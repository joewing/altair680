==> flow/design.v <==
module ps2_port(rst_in, clk_in, ps2_data_in, ps2_clk_in, data_out, ready_out);
   input wire rst_in;
   input wire clk_in;
   input wire ps2_data_in;
   input wire ps2_clk_in;
   output reg [7:0] data_out;
   output reg ready_out;
   reg ps2_data;
   reg ps2_clk;
   always @(posedge clk_in) begin
      ps2_data <= ps2_data_in;
      ps2_clk <= ps2_clk_in;
   end
   reg [3:0] state;
   wire [3:0] next_state = state + 1;
   reg got_clk;
   always @(posedge clk_in) begin
      if (rst_in) begin
         state <= 0;
         data_out <= 0;
         got_clk <= 0;
         ready_out <= 0;
      end else if (~ps2_clk & ~got_clk) begin
         case (state)
            1, 2, 3, 4, 5, 6, 7, 8:
               begin
                  data_out <= {ps2_data, data_out[7:1]};
                  state <= next_state;
                  ready_out <= 0;
               end
            9:
               begin
                  state <= 10;
                  ready_out <= 1;
               end
            10:
               begin
                  state <= 0;
                  ready_out <= 0;
               end
            default:
               begin
                  state <= ps2_data ? 0 : 1;
                  ready_out <= 0;
               end
         endcase
         got_clk <= 1;
      end else begin
         ready_out <= 0;
         if (ps2_clk) got_clk <= 0;
      end
   end
endmodule
module keyboard_decoder(rst_in, clk_in, data_in, valid_in,
                        data_out, valid_out);
   input wire rst_in;
   input wire clk_in;
   input wire [7:0] data_in;
   input wire valid_in;
   output reg [7:0] data_out;
   output reg valid_out;
   reg shift_pressed;
   reg is_shift;
   reg is_release;
   reg is_extended;
   always @(*) begin
      data_out = 0;
      is_shift = 0;
      is_release = 0;
      is_extended = 0;
      case (data_in)
         8'hF0:    
            is_release = 1;
         8'hE0:    
            is_extended = 1;
         8'h76:    
            data_out = 8'h1B;
         8'h0E:    
            data_out = shift_pressed ? 8'h7E : 8'h60;
         8'h16:    
            data_out = shift_pressed ? 8'h21 : 8'h31;
         8'h1E:    
            data_out = shift_pressed ? 8'h40 : 8'h32;
         8'h26:    
            data_out = shift_pressed ? 8'h23 : 8'h33;
         8'h25:    
            data_out = shift_pressed ? 8'h24 : 8'h34;
         8'h2E:    
            data_out = shift_pressed ? 8'h25 : 8'h35;
         8'h36:    
            data_out = shift_pressed ? 8'h5E : 8'h36;
         8'h3D:    
            data_out = shift_pressed ? 8'h26 : 8'h37;
         8'h3E:    
            data_out = shift_pressed ? 8'h2A : 8'h38;
         8'h46:    
            data_out = shift_pressed ? 8'h28 : 8'h39;
         8'h45:    
            data_out = shift_pressed ? 8'h29 : 8'h30;
         8'h4E:    
            data_out = shift_pressed ? 8'h5F : 8'h2D;
         8'h55:    
            data_out = shift_pressed ? 8'h2B : 8'h3D;
         8'h66:    
            data_out = 8'h08;
         8'h0D:    
            data_out = 8'h09;
         8'h15:    
            data_out = 8'h51;
         8'h1D:    
            data_out = 8'h57;
         8'h24:    
            data_out = 8'h45;
         8'h2D:    
            data_out = 8'h52;
         8'h2C:    
            data_out = 8'h54;
         8'h35:    
            data_out = 8'h59;
         8'h3C:    
            data_out = 8'h55;
         8'h43:    
            data_out = 8'h49;
         8'h44:    
            data_out = 8'h4F;
         8'h4D:    
            data_out = 8'h50;
         8'h54:    
            data_out = shift_pressed ? 8'h7B : 8'h5B;
         8'h5B:    
            data_out = shift_pressed ? 8'h7D : 8'h5D;
         8'h5D:    
            data_out = shift_pressed ? 8'h7C : 8'h5C;
         8'h1C:    
            data_out = 8'h41;
         8'h1B:    
            data_out = 8'h53;
         8'h23:    
            data_out = 8'h44;
         8'h2B:    
            data_out = 8'h46;
         8'h34:    
            data_out = 8'h47;
         8'h33:    
            data_out = 8'h48;
         8'h3B:    
            data_out = 8'h4A;
         8'h42:    
            data_out = 8'h4B;
         8'h4B:    
            data_out = 8'h4C;
         8'h4C:    
            data_out = shift_pressed ? 8'h3A : 8'h3B;
         8'h52:    
            data_out = shift_pressed ? 8'h22 : 8'h27;
         8'h5A:    
            data_out = 8'h0A;     
         8'h12, 8'h59:    
            is_shift = 1;
         8'h1A:    
            data_out = 8'h5A;
         8'h22:    
            data_out = 8'h58;
         8'h21:    
            data_out = 8'h43;
         8'h2A:    
            data_out = 8'h56;
         8'h32:    
            data_out = 8'h42;
         8'h31:    
            data_out = 8'h4E;
         8'h3A:    
            data_out = 8'h4D;
         8'h41:    
            data_out = shift_pressed ? 8'h3C : 8'h2C;
         8'h49:    
            data_out = shift_pressed ? 8'h3E : 8'h2E;
         8'h4A:    
            data_out = shift_pressed ? 8'h3F : 8'h2F;
         8'h29:    
            data_out = 8'h20;
      endcase
   end
   localparam STATE_IDLE      = 0;
   localparam STATE_EXTENDED  = 1;
   localparam STATE_RELEASE   = 2;
   localparam STATE_ERELEASE  = 3;
   reg [1:0] state;
   always @(posedge clk_in) begin
      if (rst_in) begin
         state <= STATE_IDLE;
         shift_pressed <= 0;
         valid_out <= 0;
      end else if (valid_in) begin
         case (state)
            STATE_IDLE:
               case (1'b1)
                  is_release:    state <= STATE_RELEASE;
                  is_extended:   state <= STATE_EXTENDED;
                  is_shift:      shift_pressed <= 1;
                  default:       valid_out <= |data_out;
               endcase
            STATE_EXTENDED:
               state <= is_release ? STATE_ERELEASE : STATE_IDLE;
            STATE_RELEASE:
               begin
                  if (is_shift) shift_pressed <= 0;
                  state <= STATE_IDLE;
               end
            STATE_ERELEASE:
               state <= STATE_IDLE;
         endcase
      end else begin
         valid_out <= 0;
      end
   end
endmodule
module keyboard(rst_in, clk_in, ps2_data_in, ps2_clk_in, data_out, ready_out);
   input wire rst_in;
   input wire clk_in;
   input wire ps2_data_in;
   input wire ps2_clk_in;
   output reg [7:0] data_out;
   output reg ready_out;
   wire [7:0] scan_code;
   wire scan_ready;
   ps2_port ps2(rst_in, clk_in, ps2_data_in, ps2_clk_in,
                scan_code, scan_ready);
   wire [7:0] ascii_code;
   wire ascii_ready;
   keyboard_decoder kd(rst_in, clk_in, scan_code, scan_ready,
                       ascii_code, ascii_ready);
   always @(posedge clk_in) begin
      if (rst_in) begin
         data_out <= 0;
         ready_out <= 0;
      end else begin
         data_out <= ascii_code;
         ready_out <= ascii_ready;
      end
   end
endmodule
==> Step by step through the tools: keyboard <==
Tool output for the design above, in the order of the flow.
Line numbers count from 1 in the design file above.
Operators: Yosys type, input widths -> output width; for muxes data width and select width s.
Cell names lack the library's common part.
{ "inputs": {"top": "keyboard", "clock": "clk_in", "lib": "sky130hd", "lib_corner": "tt_025C_1v80"} }

==> Word-level counts <==
Counts by Yosys on the flattened word-level netlist (proc, flatten, opt, wreduce; memories kept). Register bits leave out memories and registers merged into their read ports (data or address). Print and check cells are left out. Cells with the same type and inputs are merged into one.
{ "bits": {"ff_bits": 29, "in_bits": 4, "output_inout_bits": 9, "wordCells": 147} }
{ "classes": {"addsub": 1, "n_eq": 74, "muxes": 39, "bitwise": 8, "n_reduce_logical": 14} }
{ "op_table": {"columns": ["operator", "n"], "rows": [
  ["$pmux 8 s52", 1],
  ["$eq 8x6->1 const B", 23],
  ["$eq 8x7->1 const B", 21],
  ["$mux 5", 13],
  ["$eq 8x5->1 const B", 8],
  ["$mux 7", 3],
  ["$mux 6", 3],
  ["$eq 4x3->1 const B", 4],
  ["$eq 8x4->1 const B", 2],
  ["$eq 8x8->1 const B", 2],
  ["$reduce_or 8->1", 2],
  ["$eq 4x4->1 const B", 3],
  ["$pmux 4 s3", 1],
  ["$mux 1", 12],
  ["$ne 2x2->1 const B", 4],
  ["$reduce_or 2->1", 4],
  ["$eq 4x2->1 const B", 2],
  ["$not 1->1", 7],
  ["$reduce_and 6->1", 1],
  ["$pmux 2 s3", 1],
  ["$mux 2", 3],
  ["$eq 2x2->1 const B", 2],
  ["$reduce_bool 2->1", 2],
  ["$add 4x1->4 const B", 1],
  ["$eq 4x1->1 const B", 1],
  ["$reduce_and 4->1", 1],
  ["$ne 3x3->1 const B", 1],
  ["$reduce_and 3->1", 1]
]} }
Other operator kinds: 7; their cells: 7.

==> Longest topological paths <==
Longest topological path by Yosys (ltp), each cell counted once; first at word level (registers and memories cut), then after technology mapping (sequential cells cut; the memories' decode and read muxes count).
{ "logic_depth": {"word_depth": 7, "abc_area": 0, "depth_mapped": 11, "mapped_depth_nobuf": 9} }

==> After synthesis <==
Yosys stat after the flow's synthesis: flattened, memories mapped to cells. It holds for the ABC_AREA given above (unset counts as 0); a run with the other value may have another netlist.
{ "mapped": {"cell_count": 320, "mapped_area_mm2": 0.0024273, "sequential_area_mm2": 0.0006006, "ff_cells": 30, "buffers": 34} }
{ "types": {"columns": ["type", "n", "area_total_um2"], "rows": [
  ["dfxtp_1", 30, 600.576],
  ["nor2_1", 45, 168.912],
  ["a21oi_1", 22, 110.106],
  ["mux2i_1", 8, 80.077],
  ["o21ai_0", 14, 70.067],
  ["nand2b_1", 10, 62.56],
  ["clkbuf_1", 16, 60.058],
  ["nor2b_1", 9, 56.304],
  ["a211oi_1", 7, 52.55],
  ["ha_1", 4, 50.048],
  ["buf_2", 9, 45.043],
  ["a311oi_1", 5, 43.792],
  ["nor4_1", 7, 43.792],
  ["nor4b_1", 5, 43.792],
  ["o32ai_1", 5, 43.792],
  ["a221o_1", 4, 40.038],
  ["buf_4", 5, 37.536],
  ["nand2_1", 10, 37.536]
]} }
Not listed: further types 51, cells in them 105.
By module: a second synthesis without flattening, with its own total; a netlist apart from the flattened one above.
{ "hier_totals": {"cells_unflattened": 354, "hier_area_mm2": 0.0027126} }
Rows give one instance, submodules left out.
{ "by_module": {"columns": ["mod", "instances", "cells", "mod_area_mm2", "seq_area_mm2"], "rows": [
  ["keyboard_decoder", 1, 259, 0.0016954, 0.0001201],
  ["ps2_port", 1, 77, 0.0007807, 0.0003203],
  ["keyboard", 1, 18, 0.0002365, 0.0001802]
]} }

==> Worst setup path after synthesis <==
Source: OpenSTA report_checks on the synthesized netlist (no wires, ideal clock, input and output delay 20% of the period each), path of least setup slack; recovery checks are left aside. Register names are those of the netlist, which keeps one name where synthesis merged equal registers.
{ "synth_timing": {"kind": "register to register", "startpoint": "reg ps2.state[1]", "endpoint": "reg ps2.data_out[4]", "clock_period_ps": 2470, "setup_ps": 128, "t_first_pin_ps": 0, "arrival_ps": 2101, "t_required_ps": 2342, "path_slack_ps": 242, "delay_ps": 2229, "stages": 11, "path_buffers": 2, "period_less_setup_slack_ps": 2228} }
"delay_ps" is the arrival time less input delay plus setup time.
"stages": output pins that drive a net of the path, with the launching flip-flop's if there is one; two outputs of one cell count as two.
"period_less_setup_slack_ps" is the clock period less the worst setup slack; recovery checks do not enter. This is arithmetic on one report: input and output delays are still those of the set period (20% each).
Between the ends stands the longest chain of elaborated cells between them, by number of cells; it is not shown to be the way that was timed. Of several equally long chains one is given.
A line is the first line of the expression or statement that the cell stems from. Yosys adds cells for indexed reads and writes and turns some case tables into memories.
A register here has more assigning lines than the two given.
{ "synth_via": {"path_cell_list": "dfxtp_1 > inv_1 > ha_1 > or2_1 > a211oi_1 > a2bb2oi_1 > nand2b_1 > clkbuf_1 > buf_2 > mux2i_1 > nor2_1", "elab_chain_len": 3, "cells_between": 10, "cone_lines": 1, "classes_between": "eq/ne (8); reduce/logical (2)"} }
{ "synth_lines": {"columns": ["element", "line", "rtl"], "rows": [
  ["from (decl)", 14, "reg [3:0] state;"],
  ["from (assign)", 28, "state <= next_state;"],
  ["from (assign)", 43, "state <= ps2_data ? 0 : 1;"],
  ["$eq 4x1->1", 24, "case (state)"],
  ["$reduce_or 8->1", 24, null],
  ["$reduce_and 2->1", null, null],
  ["to (assign)", 20, "data_out <= 0;"],
  ["to (assign)", 27, "data_out <= {ps2_data, data_out[7:1]};"],
  ["to (decl)", 6, "output reg [7:0] data_out;"]
]} }

==> Path in the finished layout <==
From the final timing report of run A: the path of least setup slack in the routed layout; clock arrival at registers is part of the times.
The report prints the path's times to 10 ps; the period is as set.
{ "layout_timing": {"kind": "register to register", "startpoint": "reg ps2.data_out[5]", "endpoint": "reg kd.valid_out", "clock_period_ps": 4100, "setup_ps": 110, "t_first_pin_ps": 270, "arrival_ps": 3290, "t_required_ps": 4260, "path_slack_ps": 970, "stages": 8, "path_buffers": 0} }
Between the ends stands the longest chain of elaborated cells between them, by number of cells; it is not shown to be the way that was timed. Of several equally long chains one is given.
A register here has more assigning lines than the two given.
{ "layout_via": {"path_cell_list": "dfxtp_1 > nand4bb_1 > nor2_1 > a221o_1 > or4_1 > a311oi_1 > and4b_1 > a31oi_1", "elab_chain_len": 5, "cells_between": 66, "cone_lines": 2, "classes_between": "eq/ne (56); mux (4); logic (3); reduce/logical (3)"} }
{ "layout_lines": {"columns": ["element", "line", "rtl"], "rows": [
  ["from (decl)", 6, "output reg [7:0] data_out;"],
  ["from (assign)", 20, "data_out <= 0;"],
  ["from (assign)", 27, "data_out <= {ps2_data, data_out[7:1]};"],
  ["$eq 8x5->1", 71, "case (data_in)"],
  ["$reduce_or 2->1", 71, null],
  ["$mux 1", 71, null],
  ["$not 1->1", null, null],
  ["$reduce_and 4->1", null, null],
  ["to (assign)", 193, "valid_out <= 0;"],
  ["to (assign)", 201, "default:       valid_out <= |data_out;"],
  ["to (decl)", 61, "output reg valid_out;"]
]} }

==> results <==
Flow measurements of keyboard on sky130hd: 2 stored runs with different settings, listed in no order. Input and output delays are each 20% of the period that was set; the output load is 0.01 pF.
By "worst_path_time_ps" is meant the share of the clock period that the worst setup path is allowed (20% is reserved at inputs, 20% at outputs), minus its slack. Clock arrival times at its registers enter into it.
By "total_power_mw" is meant OpenSTA's value without simulated activity: inputs other than the clock are taken to toggle once in ten clock periods, and the tool carries that through the logic.
"worst_path_time_ps" is given in steps of 10 ps.
[
  {
    "run": "run A",
    "settings": { "period_ns": 4.1, "CORE_UTILIZATION": 42, "PLACE_DENSITY_LB_ADDON": 0.29, "CORE_ASPECT_RATIO": 1.98, "TNS_END_PERCENT": 55, "CAP_MARGIN": 30, "MAX_ROUTING_LAYER": "met5", "CORE_MARGIN": 2, "SLEW_MARGIN": 20 },
    "results": { "total_power_mw": 0.7045, "design.die.area_mm2": 0.006439, "ys_area_mm2": 0.0024273, "final_setup_tns_ps": 0, "finish.utilization_pct": 47.5, "worst_path_time_ps": 3130, "worst_setup_path_type": "register to register", "fin_hold_ws_ps": 448, "fin_ws_ps": 970 }
  },
  {
    "run": "run B",
    "settings": { "period_ns": 3.67, "CORE_UTILIZATION": 56, "SETUP_SLACK_MARGIN": 0.45, "PLACE_DENSITY_LB_ADDON": 0.27, "CORE_MARGIN": 8, "CELL_PAD_IN_SITES_GLOBAL_PLACEMENT": 1, "GPL_TIMING_DRIVEN": 0, "GPL_ROUTABILITY_DRIVEN": 1, "SLEW_MARGIN": 0, "MAX_ROUTING_LAYER": "met4", "CAP_MARGIN": 20 },
    "results": { "total_power_mw": 0.6863, "design.die.area_mm2": 0.006697, "ys_area_mm2": 0.0024273, "final_setup_tns_ps": 0, "finish.utilization_pct": 63.7, "worst_path_time_ps": 2730, "worst_setup_path_type": "register to register", "fin_hold_ws_ps": 443, "fin_ws_ps": 939 }
  }
]
