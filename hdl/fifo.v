==> flow/design.v <==
module fifo(rst_in, clk_in, data_in, write_in, read_in,
            data_out, empty_out, full_out);
   parameter word_bits = 8;       
   parameter depth_bits = 3;      
   parameter depth = 1 << depth_bits;
   input wire rst_in;
   input wire clk_in;
   input wire [word_bits - 1:0] data_in;
   input wire write_in;
   input wire read_in;
   output wire [word_bits - 1:0] data_out;
   output wire empty_out;
   output wire full_out;
   reg [depth_bits - 1:0] read_offset;
   reg [depth_bits - 1:0] write_offset;
   reg [depth_bits : 0] data_size;
   reg [word_bits - 1:0] data [depth - 1:0];
   always @(posedge clk_in) begin
      if (rst_in) begin
         data_size <= 0;
      end else begin
         if (read_in & ~write_in)      data_size <= data_size - 1;
         else if (write_in & ~read_in) data_size <= data_size + 1;
      end
   end
   always @(posedge clk_in) begin
      if (rst_in) begin
         write_offset <= 0;
      end else if (write_in) begin
         data[write_offset] <= data_in;
         write_offset <= write_offset + 1;
      end
   end
   wire [depth_bits - 1:0] next_read_offset = read_offset + 1;
   always @(posedge clk_in) begin
      if (rst_in) begin
         read_offset <= 0;
      end else if (read_in) begin
         read_offset <= next_read_offset;
      end
   end
   assign data_out = data[read_offset];
   assign empty_out = data_size == 0;
   assign full_out = data_size == depth;
endmodule
; ---- Reports on fifo
; The steps from the RTL of fifo to its reports follow in flow order.
; Lines are those of the file above, counted from 1.
; Operators carry their Yosys type and port widths (W data, S select, Z words).
; Library cell names are shortened.
; The mark - stands for no value.
[design]
top = fifo
clock = clk_in
cell_library = sky130hd
pvt_corner = tt_025C_1v80

; ---- After elaboration
; Yosys after proc, flatten, opt, wreduce and memory -nomap, before mapping. Print and check cells are not counted. Equal cells are merged and count once.
; Yosys's memory passes give these memory sizes; they may raise the number of words (mostly to a power of two), join words into wider ones and drop unused or constant bits.
[word_totals]
regBits = 10
mem_bits_rw = 64
clocked_rd_ports_x_width = 8
n_memories = 1
output_inout_bits = 10
[op_classes]
add_sub_neg = 4
equal = 1
n_mux = 10
logic = 4
reduce_and_logical = 2
[memory_table]
columns = memory, size, word_bits, read_ports, wr, line_no
row1 = data, 8, 8, 1, 1, 17  ; reg [word_bits - 1:0] data [depth - 1:0];
[ops]
columns = operator, count
row1 = $mux W8, 2
row2 = $mux W3, 4
row3 = $mux W4, 2
row4 = $add A3 B1 Y3 const B, 2
row5 = $add A4 B1 Y4 const B, 1
row6 = $sub A4 B1 Y4 const B, 1
row7 = $eq A4 B4 Y1 const B, 1
row8 = $logic_not A4 Y1, 1
row9 = $and A1 B1 Y1, 2
row10 = $not A1 Y1, 2
row11 = $reduce_bool A2 Y1, 1
row12 = $mux W1, 2

; ---- Logic depth
; Yosys ltp: most cells in a row. Word level: on the elaborated netlist, between registers, memories and ports. Mapped: between sequential cells and ports; inverters and the memories' decode and read muxes count.
[depth]
ltp_word = 4
ABC_AREA = 0
mapped_depth = 8
mapped_depth_nobuf = 8

; ---- After synthesis
; Source: synth_stat.txt of the flow (Yosys; design flattened, memories mapped). It holds for the ABC_AREA given above (unset counts as 0); a run with the other value may have another netlist.
[synth_totals]
cell_count = 166
mapped_area_um2 = 3113.0
seqArea_um2 = 2182.1
flip_flops = 77
buffers = 8
[types]
columns = type, count, type_area_um2
row1 = edfxtp_1, 64, 1.92E+03
row2 = mux4_1, 15, 394.128
row3 = dfxtp_1, 13, 260.25
row4 = mux2_2, 9, 101.347
row5 = nor2_1, 18, 67.565
row6 = ha_1, 5, 62.56
row7 = xor2_1, 5, 43.792
row8 = mux2i_1, 3, 30.029
row9 = mux4_2, 1, 22.522
row10 = buf_12, 1, 20.019
row11 = nand2_1, 5, 18.768
row12 = nor4_1, 3, 18.768
row13 = xnor2_1, 2, 17.517
row14 = nand2b_1, 2, 12.512
row15 = buf_6, 1, 11.261
row16 = clkbuf_1, 3, 11.261
row17 = a21oi_1, 2, 10.01
row18 = a32o_1, 1, 10.01
; Not listed: further types 11, cells in them 13.

; ---- Worst setup path after synthesis
; Source: OpenSTA report_checks on the synthesized netlist (no wires, ideal clock, input and output delay 20% of the period each), path of least setup slack; recovery checks are left aside. Register names are those of the netlist, which keeps one name where synthesis merged equal registers.
[synth_path]
kind = input-to-reg
from = in rst_in
to = mem data[0][0]
clock_period_ps = 1850
input_delay_ps = 370
setup_ps = 395
launch_ps = 370
arrival_time_ps = 1406
required_time_ps = 1455
slack_ps = 49
delay_ps = 1431
driving_pins = 2
n_path_buf = 1
period_less_setup_slack_ps = 1801
; "delay_ps" is the arrival time less input delay plus setup time.
; "driving_pins" counts driving pins, that of a launching flip-flop among them; a cell with two outputs on the path counts twice.
; "period_less_setup_slack_ps" = period - worst setup slack (recovery checks aside). The figure is calculated, with input and output delays left at 20% of the set period.
; The rows between start and end are the longest chain of elaborated cells between them; the timing report does not say that the signal goes this way. Where chains are equally long, one stands for them.
; A line is the first line of the expression or statement that the cell stems from. Yosys adds cells for indexed reads and writes and turns some case tables into memories.
; Only ways into the end's enable, where the timed path ends, are counted here.
[synth_via]
cell_sequence = clkbuf_1 -> nor4_1
elab_chain_len = 1
cells_between = 2
lines_between = 1
classes_between = mux: 2
[synth_lines]
columns = item, line_no
row1 = "start, declared", 6  ; input wire rst_in;
row2 = $mux W3, 27  ; if (rst_in) begin
row3 = "end, declared", 17  ; reg [word_bits - 1:0] data [depth - 1:0];

; ---- Timing after layout
; From the final timing report of run 1: the path of least setup slack in the routed layout; clock arrival at registers is part of the times.
; The report prints the path's times to 10 ps; the period is as set.
[layout_path]
kind = reg-to-output
from = reg (name not given)
to = out data_out[1]
clock_period_ps = 2110
output_delay_ps = 420
launch_ps = 340
arrival_time_ps = 1840
required_time_ps = 1690
slack_ps = -150
driving_pins = 6
n_path_buf = 3
[layout_via]
cell_sequence = dfxtp_4 -> buf_12 -> buf_6 -> mux4_2 -> mux2_4 -> buf_6
[layout_lines]
columns = item, line_no
row1 = "end, declared", 11  ; output wire [word_bits - 1:0] data_out;
; Chain of elaborated cells between the ends: none given.

Subject: fifo on sky130hd, stored results

Hello all,

Measured results for fifo: 2 stored runs of the Yosys and OpenROAD flow on sky130hd. The settings differ; the order carries no meaning. The constraints put input and output delay at 20% of the set period each and load the outputs with 0.01 pF.
"timing.achieved_period_ps" is the run's clock period less its worst setup slack. It is reckoned from that one timing run; input and output delays stay at 20% of the period that was set.
"timing.worst_path_ps" means the part of the period allowed to the worst setup path (the constraints hold back 20% at inputs and 20% at outputs) less its slack; where the path has registers, the arrival times of their clocks count too.
"total_power_w" is the tool's figure for a default switching activity; nothing was simulated.
"timing.worst_path_ps" is known to 10 ps.

# run 1
==> flow/run.sh <==
#!/bin/bash
# the make line also repeats the synthesis and layout settings of config.mk as NAME=value (left out here)
make -C /OpenROAD-flow-scripts/flow DESIGN_CONFIG=/design/flow/config.mk WORK_HOME=/design/flow/orfs CLKGATE_MAP_FILE= finish
==> flow/config.mk <==
export PLATFORM = sky130hd
export DESIGN_NAME = fifo
export DESIGN_NICKNAME = fifo
export VERILOG_FILES = /design/flow/design.v
export SDC_FILE = /design/flow/constraint.sdc
export NUM_CORES = 4
export LEC_CHECK = 0
export CAP_MARGIN = 20
export CORE_MARGIN = 2
export CORE_UTILIZATION = 40
export SETUP_SLACK_MARGIN = 0.25
export SLEW_MARGIN = 20
==> flow/constraint.sdc <==
create_clock -name core_clock -period 2.11 [get_ports {clk_in}]
set_input_delay 0.4220 -clock core_clock [delete_from_list [all_inputs] [get_ports {clk_in}]]
set_output_delay 0.4220 -clock core_clock [all_outputs]
set_load 0.01 [all_outputs]

==> run 1: results <==
ws_hold_ps=536
synthArea_um2=3113.0
layout_stdcell_area_um2=3798.6
worstSetupSlack_ps=-149
total_power_w=0.003178
fin_tns_ps=-743
final_util_pct=49.7
die_footprint_um2=8504.5
timing.worst_path_ps=1840
worst_setup_path_type="reg-to-output"
timing.achieved_period_ps=2259

# run 2
==> flow/run.sh <==
#!/bin/bash
# the make line also repeats the synthesis and layout settings of config.mk as NAME=value (left out here)
make -C /OpenROAD-flow-scripts/flow DESIGN_CONFIG=/design/flow/config.mk WORK_HOME=/design/flow/orfs CLKGATE_MAP_FILE= finish
==> flow/config.mk <==
export PLATFORM = sky130hd
export DESIGN_NAME = fifo
export DESIGN_NICKNAME = fifo
export VERILOG_FILES = /design/flow/design.v
export SDC_FILE = /design/flow/constraint.sdc
export NUM_CORES = 4
export LEC_CHECK = 0
export ABC_AREA = 1
export CAP_MARGIN = 10
export CORE_MARGIN = 8
export CORE_UTILIZATION = 43
export GPL_ROUTABILITY_DRIVEN = 0
export GPL_TIMING_DRIVEN = 1
export MIN_ROUTING_LAYER = met1
export SLEW_MARGIN = 0
==> flow/constraint.sdc <==
create_clock -name core_clock -period 3.17 [get_ports {clk_in}]
set_input_delay 0.6340 -clock core_clock [delete_from_list [all_inputs] [get_ports {clk_in}]]
set_output_delay 0.6340 -clock core_clock [all_outputs]
set_load 0.01 [all_outputs]

==> run 2: results <==
ws_hold_ps=497
synthArea_um2=3170.5
layout_stdcell_area_um2=3669.8
worstSetupSlack_ps=287
total_power_w=0.00203
fin_tns_ps=0
final_util_pct=50.9
die_footprint_um2=10377.5
timing.worst_path_ps=2250
worst_setup_path_type="reg-to-output"
timing.achieved_period_ps=2883

Thanks
